==> flow/design.v <==
module Controller_Sequencer(CLK, CLR, cntrl_bus, opcode);
input CLK,CLR;
input [3:0] opcode;
output [11:0] cntrl_bus;   
reg [5:0] ringcount;
reg [11:0] cntrl_bus;      
wire [5:0] state ;
parameter 
  T1 = 1,
  T2 = 2,
  T3 = 4,
  T4 = 8,
  T5 = 16,
  T6 = 32;
always @ (negedge CLK)
  begin
    if (CLR)  
      ringcount = 1;
   else case(ringcount)    
      T1: ringcount <= T2;
      T2: ringcount <= T3;
      T3: ringcount <= T4;
      T4: ringcount <= T5;
      T5: ringcount <= T6; 
      T6: ringcount <= T1;
   endcase
  end
assign state = ringcount;
always @(negedge CLK)
  case ({state, opcode})               
  {T1, 4'hx}: cntrl_bus = 12'h5E3;     
  {T2, 4'hx}: cntrl_bus = 12'hBE3;
  {T3, 4'hx}: cntrl_bus = 12'h263;     
  {T4, 4'h0}: cntrl_bus = 12'h1A3;
  {T5, 4'h0}: cntrl_bus = 12'h2C3;
  {T6, 4'h0}: cntrl_bus = 12'h3E3;
  {T4, 4'h0}: cntrl_bus = 12'h1A3;
  {T5, 4'h0}: cntrl_bus = 12'h2E1;  
  {T6, 4'h0}: cntrl_bus = 12'h3C7;
  {T4, 4'h0}: cntrl_bus = 12'h1A3;
  {T5, 4'h0}: cntrl_bus = 12'h2E1;
  {T6, 4'h0}: cntrl_bus = 12'h3EF;
  {T4, 4'h0}: cntrl_bus = 12'h3F2;
  {T5, 4'h0}: cntrl_bus = 12'h3E3;
  {T6, 4'h0}: cntrl_bus = 12'h3E3;
  {T4, 4'h0}: cntrl_bus = 12'h3E3;
  {T5, 4'h0}: cntrl_bus = 12'h3E3;
  {T6, 4'h0}: cntrl_bus = 12'h3E3;
  endcase
endmodule
* Reports on Controller_Sequencer
What the tools print for Controller_Sequencer, step after step.
Lines are those of the file above, counted from 1.
Operators carry their Yosys type and port widths (W data, S select, Z words).
Cell names lack the library's common part.
A cell with -- has no value.
- Design top :: Controller_Sequencer
- Clock :: CLK
- Standard-cell library :: sky130hd
- Library corner :: tt_025C_1v80

* Elaborated design
Yosys after proc, flatten, opt, wreduce and memory -nomap, before mapping. Memory bits, and registers merged into a memory's read port (data or address), are not among the register bits. Print and check cells are not counted. Equal cells are merged and count once.
- Bits in registers :: 18
- Elaborated cells :: 18
- Bits of input ports :: 6
- Mux-type cells :: 2
- Equal/unequal tests :: 12
- Reductions and logical operators :: 2
** Operators with widths (number)
- $pmux W12 S6 :: 1
- $pmux W6 S6 :: 1
- $reduce_bool A6 Y1 :: 2
- $eq A10 B10 Y1 const B :: 1
- $eq A10 B5 Y1 const B :: 1
- $eq A10 B6 Y1 const B :: 1
- $eq A10 B7 Y1 const B :: 1
- $eq A10 B8 Y1 const B :: 1
- $eq A10 B9 Y1 const B :: 1
- $eq A6 B1 Y1 const B :: 1
- $eq A6 B2 Y1 const B :: 1
- $eq A6 B3 Y1 const B :: 1
- $eq A6 B4 Y1 const B :: 1
- $eq A6 B5 Y1 const B :: 1
- $eq A6 B6 Y1 const B :: 1

* Logic depth
Longest topological path by Yosys (ltp), each cell counted once; first at word level (registers and memories cut), then after technology mapping (sequential cells cut; the memories' decode and read muxes count).
- Word-level depth :: 2
- ABC_AREA :: 0
- Depth in mapped cells :: 4

* After synthesis
Yosys stat after the flow's synthesis: flattened, memories mapped to cells. It holds for the ABC_AREA given above (unset counts as 0); a run with the other value may have another netlist.
The area totals of this step are shown rounded.
** Cell types
- edfxtp_1 :: number 7, area in all 210.202 sq um
- dfxtp_1 :: number 6, area in all 120.115 sq um
- mux2i_1 :: number 6, area in all 60.058 sq um
- buf_4 :: number 5, area in all 37.536 sq um
- nor4_1 :: number 6, area in all 37.536 sq um
- nor2_1 :: number 7, area in all 26.275 sq um
- o21ai_0 :: number 5, area in all 25.024 sq um
- xor2_1 :: number 2, area in all 17.517 sq um
- nor3_1 :: number 3, area in all 15.014 sq um
- nor3b_1 :: number 2, area in all 15.014 sq um
- clkbuf_1 :: number 3, area in all 11.261 sq um
- buf_2 :: number 2, area in all 10.01 sq um
- nand3_1 :: number 2, area in all 10.01 sq um
- o32a_1 :: number 1, area in all 10.01 sq um
- or3b_1 :: number 1, area in all 8.758 sq um
- xnor2_1 :: number 1, area in all 8.758 sq um
- buf_1 :: number 2, area in all 7.507 sq um
- conb_1 :: number 2, area in all 7.507 sq um
Not listed: further types 9, cells in them 9.
- Cell area after synthesis :: 0.00069 sq mm
- Area of sequential cells :: 0.00033 sq mm
- Mapped flip-flops :: 13
- Mapped cells :: 72

Settings and measured results of 2 stored flow runs for module Controller_Sequencer (sky130hd), not sorted in any way. The constraints put input and output delay at 20% of the set period each and load the outputs with 0.01 pF.
"total power after layout" is the tool's figure for a default switching activity; nothing was simulated.
The measured numbers are rounded.

** Flow run A
- Settings :: period_ns=9.51; CORE_UTILIZATION=22; PLACE_DENSITY_LB_ADDON=0.09; CORE_ASPECT_RATIO=1.4; CORE_MARGIN=10; CELL_PAD_IN_SITES_DETAIL_PLACEMENT=0; MAX_ROUTING_LAYER=met5; CAP_MARGIN=20; SLEW_MARGIN=20
- Overall die area :: 0.0058 sq mm
- Total power after layout :: 0.17 mW
- Std-cell area (final layout) :: 0.0009 sq mm
- Post-route utilization :: 30%
- Netlist area reported by Yosys :: 0.00069 sq mm
- Setup TNS :: 0 ps
- Smallest hold slack :: 660 ps
- Setup slack of the worst path :: 1,400 ps

** Flow run B
- Settings :: period_ns=3.94; CORE_UTILIZATION=23; SETUP_SLACK_MARGIN=-0.11; PLACE_DENSITY_LB_ADDON=0.0; CORE_MARGIN=8; TNS_END_PERCENT=15; GPL_TIMING_DRIVEN=1; CTS_CLUSTER_DIAMETER=386; CAP_MARGIN=25; SLEW_MARGIN=20
- Overall die area :: 0.005 sq mm
- Total power after layout :: 0.38 mW
- Std-cell area (final layout) :: 0.00091 sq mm
- Post-route utilization :: 31%
- Netlist area reported by Yosys :: 0.00069 sq mm
- Setup TNS :: -260 ps
- Smallest hold slack :: 640 ps
- Setup slack of the worst path :: -39 ps
